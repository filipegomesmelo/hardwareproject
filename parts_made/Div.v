==> flow/design.v <==
module Div (input wire clk, reset, resetlocal,
            input wire [31:0] Dividendo, Divisor,
            output reg ZeroDivision,
            output reg [31:0] Hi, Lo
);
    reg [31:0] divs, divd;
    reg [31:0] quociente, resto;
    reg [5:0] digito_atual;
    always @ (posedge clk) begin
        if (reset == 1'b1 | resetlocal == 1'b1) begin
            Hi = 32'b0;
			Lo  = 32'b0;
            ZeroDivision = 1'b0;
            digito_atual = 6'd32;
            quociente = 32'b0;
            resto = 32'b0;
            if (Divisor == 32'b0) begin
                ZeroDivision = 1'b1;
            end else begin
                if (Divisor[31] == 1'b1) begin
                    divs = ~Divisor + 1'b1;
                end else begin
                    divs = Divisor;
                end
                if (Dividendo[31] == 1'b1) begin
                    divd = ~Dividendo + 1'b1;
                end else begin
                    divd = Dividendo;
                end
            end
        end else if (digito_atual != 6'd000000 && !ZeroDivision) begin
            resto = resto << 1;
            resto[0] = divd[digito_atual-1];
            if (resto >= divs) begin
                resto = resto - divs;
                quociente[digito_atual-1] = 1'b1;
            end
            digito_atual = digito_atual - 1'b1;
            if (digito_atual == 6'd000000) begin
                if (Dividendo[31] != Divisor[31]) begin
                    Lo = -(quociente+1'b1);
                end else begin
                    Lo = quociente;
                end
                if (Dividendo[31] != Divisor[31]) begin
                    if (Divisor[31] == 1'b1) begin
                        Hi = -(divs-resto);
                    end else begin
                        Hi = divs-resto;
                    end
                end else begin
                    if (Divisor[31] == 1'b1) begin
                        Hi = -resto;
                    end else begin
                        Hi = resto;
                    end
                end
            end
        end
    end
endmodule
# --- Step by step through the tools: Div ---
# The steps from the RTL of Div to its reports follow in flow order.
# Lines are those of the file above, counted from 1.
design:
  top_module: "Div"
  clk_port: "clk"
  lib: "sky130hd"
  corner: "tt_025C_1v80"

# --- Word-level counts ---
# Source: Yosys, flattened and elaborated, memories not mapped. Widths are those after wreduce. Registers that Yosys merges into a memory's read port (data or address) are not register bits. Print and check cells do not count.
bits:
  mem_bits_ro: 0
  inputBits: 67
  clocked_rd_ports_x_width: 0
  ram_bits: 0
  ff_bits: 198
  memories: 0
  out_inout_bits: 65
  latchBits: 0
  elab_cells: 52
classes:
  reduce_logical: 7
  n_cmp: 1
  n_logic: 7
  mux: 13
  shift: 2
  n_eq: 1
  div: 0
  addsub: 11
  multipliers: 0
op_table:
  columns: ["op", "n"]
  rows:
  - ["32-bit 2-to-1 mux", 10]
  - ["32-bit by 1-bit adder with 32-bit output (second input constant)", 3]
  - ["32-bit negator", 3]
  - ["32-bit NOT", 3]
  - ["32-bit subtractor", 2]
  - ["31-bit 2-to-1 mux", 2]
  - ["1-bit by 33-bit variable shift with 32-bit output (first input constant)", 1]
  - ["32-bit negator with 33-bit output", 1]
  - ["32-bit >= comparator", 1]
  - ["32-bit bitwise AND", 1]
  - ["32-bit bitwise OR", 1]
  - ["32-bit by 32-bit indexed select with 1-bit output", 1]
  - ["32-bit logical NOT", 1]
  - ["6-bit by 1-bit subtractor with 7-bit output (second input constant)", 1]
  - ["6-bit by 1-bit subtractor with 6-bit output (second input constant)", 1]
  - ["6-bit logical NOT", 1]
  - ["6-bit nonzero test", 1]
  - ["2-bit AND reduction", 2]
  - ["1-bit inequality test", 1]
  - ["1-bit bitwise OR", 1]
  - ["1-bit logical AND", 1]
  - ["1-bit NOT", 1]
  - ["1-bit logical NOT", 1]
  - ["1-bit 2-to-1 mux", 1]

# --- Longest topological paths ---
# Longest topological path by Yosys (ltp), each cell counted once; first at word level (registers and memories cut), then after technology mapping (sequential cells cut; the memories' decode and read muxes count).
depth:
  depth_word: 12
  abc_area: 0
  ltp_mapped: 35
  depth_no_buf: 29

# --- Mapped cells and area ---
# The flow's flattened synthesis, as Yosys stat reports it; memories are mapped. The netlist is that of the ABC_AREA named above (0 if unset); the other value can give another one.
mapped:
  seq_area_mm2: 0.0046144
  cell_count: 1940
  area_mm2: 0.0158352
  ff_cells: 198
types:
  columns: ["cell", "n", "area_total_um2"]
  rows:
  - ["sky130_fd_sc_hd__dfxtp_1", 133, 2.66E+03]
  - ["sky130_fd_sc_hd__edfxtp_1", 65, 1.95E+03]
  - ["sky130_fd_sc_hd__xnor2_1", 131, 1147.35]
  - ["sky130_fd_sc_hd__ha_1", 79, 988.448]
  - ["sky130_fd_sc_hd__nor2_1", 215, 807.024]
  - ["sky130_fd_sc_hd__a21oi_1", 157, 785.754]
  - ["sky130_fd_sc_hd__a211oi_1", 88, 660.634]
  - ["sky130_fd_sc_hd__o21ai_0", 131, 655.629]
  - ["sky130_fd_sc_hd__nand2_1", 141, 529.258]
  - ["sky130_fd_sc_hd__xor2_1", 44, 385.37]
  - ["sky130_fd_sc_hd__mux4_2", 14, 315.302]
  - ["sky130_fd_sc_hd__clkbuf_1", 78, 292.781]
  - ["sky130_fd_sc_hd__mux2i_1", 27, 270.259]
  - ["sky130_fd_sc_hd__a21o_1", 35, 262.752]
  - ["sky130_fd_sc_hd__inv_1", 69, 258.998]
  - ["sky130_fd_sc_hd__nor3_1", 42, 210.202]
  - ["sky130_fd_sc_hd__nor4_1", 33, 206.448]
  - ["sky130_fd_sc_hd__or3_1", 33, 206.448]
# Other cell types: 71; their cells: 425.

# --- Timing after synthesis ---
# Source: OpenSTA report_checks on the synthesized netlist (no wires, ideal clock, input and output delay 20% of the period each), path of least setup slack; recovery checks are left aside. Register names are those of the netlist, which keeps one name where synthesis merged equal registers.
synth_path:
  kind: "reg-to-reg"
  from: "register digito_atual[0]"
  to: "register Hi[31]"
  driving_pins: 36
  path_buffers: 7
  slack_ps: 873
  required_time_ps: 9376
  path_delay_ps: 8577
  clock_period_ps: 9450
  setup_time_ps: 74
  t_arrival_ps: 8503
  period_less_setup_slack_ps: 8577
# "path_delay_ps" is the arrival time less input delay plus setup time.
# "driving_pins" counts driving pins, that of a launching flip-flop among them; a cell with two outputs on the path counts twice.
# "period_less_setup_slack_ps" = period - worst setup slack (recovery checks aside). The figure is calculated, with input and output delays left at 20% of the set period.
# Between the ends stands the longest chain of elaborated cells between them, by number of cells; it is not shown to be the way that was timed. Of several equally long chains one is given.
# Each line given opens the expression or statement behind the cell; cells for indexed reads and writes are added by Yosys, which also makes memories of some case tables.
# A register here has more assigning lines than the two given.
synth_between:
  path_cell_list: "sky130_fd_sc_hd__dfxtp_1 sky130_fd_sc_hd__buf_4 sky130_fd_sc_hd__buf_1 sky130_fd_sc_hd__inv_1 sky130_fd_sc_hd__ha_1 sky130_fd_sc_hd__clkbuf_1 sky130_fd_sc_hd__mux4_2 sky130_fd_sc_hd__mux2i_1 sky130_fd_sc_hd__mux2i_1 sky130_fd_sc_hd__a22oi_2 sky130_fd_sc_hd__ha_1 sky130_fd_sc_hd__inv_1 sky130_fd_sc_hd__fa_1 sky130_fd_sc_hd__nand3_1 sky130_fd_sc_hd__a21oi_1 sky130_fd_sc_hd__o211ai_1 sky130_fd_sc_hd__a21bo_2 sky130_fd_sc_hd__a21o_1 sky130_fd_sc_hd__clkbuf_1 sky130_fd_sc_hd__clkbuf_1 sky130_fd_sc_hd__buf_2 sky130_fd_sc_hd__nor2_1 sky130_fd_sc_hd__a21oi_1 sky130_fd_sc_hd__ha_1 sky130_fd_sc_hd__clkbuf_1 sky130_fd_sc_hd__nand2_1 sky130_fd_sc_hd__o21ai_0 sky130_fd_sc_hd__or3_1 sky130_fd_sc_hd__o31ai_1 sky130_fd_sc_hd__a31oi_1 sky130_fd_sc_hd__nor4_2 sky130_fd_sc_hd__nand4_1 sky130_fd_sc_hd__or4b_4 sky130_fd_sc_hd__or4_4 sky130_fd_sc_hd__a211o_1 sky130_fd_sc_hd__a31oi_1"
  elab_chain_cells: 10
  cone_cells: 18
  classes_between: "add/sub: 6; compare: 1; shift: 1; mux: 6; reduce/logical: 4"
synth_rtl:
  columns: ["element", "line_no", "text"]
  rows:
  - ["start, declared", 8, "reg [5:0] digito_atual;"]
  - ["start, assigned", 14, "digito_atual = 6'd32;"]
  - ["start, assigned", 38, "digito_atual = digito_atual - 1'b1;"]
  - ["6-bit by 1-bit subtractor with 7-bit output", 33, "resto[0] = divd[digito_atual-1];"]
  - ["32-bit by 32-bit indexed select with 1-bit output", 33, null]
  - ["32-bit subtractor", 35, "resto = resto - divs;"]
  - ["32-bit 2-to-1 mux", 34, "if (resto >= divs) begin"]
  - ["32-bit 2-to-1 mux", 31, "end else if (digito_atual != 6'd000000 && !ZeroDivision) begin"]
  - ["32-bit 2-to-1 mux", 10, "if (reset == 1'b1 | resetlocal == 1'b1) begin"]
  - ["32-bit subtractor", 47, "Hi = -(divs-resto);"]
  - ["32-bit negator", 47, null]
  - ["32-bit 2-to-1 mux", 46, "if (Divisor[31] == 1'b1) begin"]
  - ["32-bit 2-to-1 mux", 45, "if (Dividendo[31] != Divisor[31]) begin"]
  - ["end, assigned", 47, null]
  - ["end, assigned", 49, "Hi = divs-resto;"]
  - ["end, declared", 4, "output reg [31:0] Hi, Lo"]

# --- Worst path after layout ---
# Path of least setup slack in the final report of run A (OpenROAD, finished layout, wires in). Where an end is a register, its clock arrival counts in the times.
# The report prints the path's times to 10 ps; the period is as set.
layout_path:
  kind: "reg-to-reg"
  from: "register digito_atual[0]"
  to: "register Hi[31]"
  driving_pins: 29
  slack_ps: 1000
  required_time_ps: 11210
  t_arrival_ps: 10210
  clock_period_ps: 10800
  path_buffers: 0
  setup_time_ps: 70
# Between the ends stands the longest chain of elaborated cells between them, by number of cells; it is not shown to be the way that was timed. Of several equally long chains one is given.
# A register here has more assigning lines than the two given.
layout_between:
  path_cell_list: "sky130_fd_sc_hd__dfxtp_2 sky130_fd_sc_hd__inv_1 sky130_fd_sc_hd__ha_1 sky130_fd_sc_hd__xor2_1 sky130_fd_sc_hd__mux2i_1 sky130_fd_sc_hd__mux2i_1 sky130_fd_sc_hd__a22oi_2 sky130_fd_sc_hd__ha_1 sky130_fd_sc_hd__inv_1 sky130_fd_sc_hd__fa_1 sky130_fd_sc_hd__nand3_1 sky130_fd_sc_hd__a21oi_1 sky130_fd_sc_hd__o211ai_1 sky130_fd_sc_hd__a21bo_2 sky130_fd_sc_hd__a21o_1 sky130_fd_sc_hd__nor2_1 sky130_fd_sc_hd__a21oi_1 sky130_fd_sc_hd__ha_1 sky130_fd_sc_hd__a21oi_1 sky130_fd_sc_hd__o21ai_0 sky130_fd_sc_hd__or3_1 sky130_fd_sc_hd__o31ai_1 sky130_fd_sc_hd__a31oi_1 sky130_fd_sc_hd__nor4_2 sky130_fd_sc_hd__nand4_1 sky130_fd_sc_hd__or4b_4 sky130_fd_sc_hd__or4_4 sky130_fd_sc_hd__a211o_1 sky130_fd_sc_hd__a31oi_1"
  elab_chain_cells: 10
  cone_cells: 18
  classes_between: "add/sub: 6; compare: 1; shift: 1; mux: 6; reduce/logical: 4"
layout_rtl:
  columns: ["element", "line_no", "text"]
  rows:
  - ["start, declared", 8, "reg [5:0] digito_atual;"]
  - ["start, assigned", 14, "digito_atual = 6'd32;"]
  - ["start, assigned", 38, "digito_atual = digito_atual - 1'b1;"]
  - ["6-bit by 1-bit subtractor with 7-bit output", 33, "resto[0] = divd[digito_atual-1];"]
  - ["32-bit by 32-bit indexed select with 1-bit output", 33, null]
  - ["32-bit subtractor", 35, "resto = resto - divs;"]
  - ["32-bit 2-to-1 mux", 34, "if (resto >= divs) begin"]
  - ["32-bit 2-to-1 mux", 31, "end else if (digito_atual != 6'd000000 && !ZeroDivision) begin"]
  - ["32-bit 2-to-1 mux", 10, "if (reset == 1'b1 | resetlocal == 1'b1) begin"]
  - ["32-bit subtractor", 47, "Hi = -(divs-resto);"]
  - ["32-bit negator", 47, null]
  - ["32-bit 2-to-1 mux", 46, "if (Divisor[31] == 1'b1) begin"]
  - ["32-bit 2-to-1 mux", 45, "if (Dividendo[31] != Divisor[31]) begin"]
  - ["end, assigned", 47, null]
  - ["end, assigned", 49, "Hi = divs-resto;"]
  - ["end, declared", 4, "output reg [31:0] Hi, Lo"]

Add stored flow runs of Div

Top module Div; platform sky130hd; tools Yosys and OpenROAD; 2 stored runs in no particular order. Input and output delays are each 20% of the period that was set; the output load is 0.01 pF.
By "achievedPeriod_ps" is meant the clock period of the run minus its worst setup slack. This is arithmetic on one report: input and output delays are still those of the set period (20% each).
"worst_path_time_ps": the worst setup path's part of the clock period (all of it between registers, 20% less for each end at a port) less its slack. A launch clock that arrives late makes it longer, a capture clock that arrives late makes it shorter.
By "power_mw" is meant OpenSTA's value without simulated activity: inputs other than the clock are taken to toggle once in ten clock periods, and the tool carries that through the logic.
"worst_path_time_ps" is given in steps of 10 ps.

--- run A ---
==> flow/run.sh <==
#!/bin/bash
# the make line also repeats the synthesis and layout settings of config.mk as NAME=value (left out here)
make -C /OpenROAD-flow-scripts/flow DESIGN_CONFIG=/design/flow/config.mk WORK_HOME=/design/flow/orfs CLKGATE_MAP_FILE= finish
==> flow/config.mk <==
export PLATFORM = sky130hd
export DESIGN_NAME = Div
export DESIGN_NICKNAME = Div
export VERILOG_FILES = /design/flow/design.v
export SDC_FILE = /design/flow/constraint.sdc
export NUM_CORES = 4
export LEC_CHECK = 0
export CAP_MARGIN = 20
export CORE_MARGIN = 2
export CORE_UTILIZATION = 40
export SLEW_MARGIN = 20
==> flow/constraint.sdc <==
create_clock -name core_clock -period 10.8 [get_ports {clk}]
set_input_delay 2.1600 -clock core_clock [delete_from_list [all_inputs] [get_ports {clk}]]
set_output_delay 2.1600 -clock core_clock [all_outputs]
set_load 0.01 [all_outputs]

==> results, as YAML <==
results:
  yosys_chip_area_mm2: 0.0158352
  total_die_area_mm2: 0.0411948
  final_stdcell_area_mm2: 0.0182625
  post_route_util_frac: 0.47
  fin_ws_ps: 1004
  setup_tns_ps: 0
  worst_hold_slack_ps: 458
  power_mw: 2.652
  achievedPeriod_ps: 9796
  worst_path_time_ps: 9800
  worst_setup_path_type: "reg-to-reg"

--- run B ---
==> flow/run.sh <==
#!/bin/bash
# the make line also repeats the synthesis and layout settings of config.mk as NAME=value (left out here)
make -C /OpenROAD-flow-scripts/flow DESIGN_CONFIG=/design/flow/config.mk WORK_HOME=/design/flow/orfs CLKGATE_MAP_FILE= finish
==> flow/config.mk <==
export PLATFORM = sky130hd
export DESIGN_NAME = Div
export DESIGN_NICKNAME = Div
export VERILOG_FILES = /design/flow/design.v
export SDC_FILE = /design/flow/constraint.sdc
export NUM_CORES = 4
export LEC_CHECK = 0
export CAP_MARGIN = 20
export CELL_PAD_IN_SITES_DETAIL_PLACEMENT = 1
export CORE_ASPECT_RATIO = 1.43
export CORE_MARGIN = 2
export CORE_UTILIZATION = 39
export CTS_CLUSTER_SIZE = 72
export GPL_ROUTABILITY_DRIVEN = 0
export PLACE_DENSITY_LB_ADDON = 0.19
export SLEW_MARGIN = 30
==> flow/constraint.sdc <==
create_clock -name core_clock -period 11.3 [get_ports {clk}]
set_input_delay 2.2600 -clock core_clock [delete_from_list [all_inputs] [get_ports {clk}]]
set_output_delay 2.2600 -clock core_clock [all_outputs]
set_load 0.01 [all_outputs]

==> results, as YAML <==
results:
  yosys_chip_area_mm2: 0.0158352
  total_die_area_mm2: 0.0422568
  final_stdcell_area_mm2: 0.0183751
  post_route_util_frac: 0.457
  fin_ws_ps: 1447
  setup_tns_ps: 0
  worst_hold_slack_ps: 470
  power_mw: 2.597
  achievedPeriod_ps: 9853
  worst_path_time_ps: 9850
  worst_setup_path_type: "reg-to-reg"
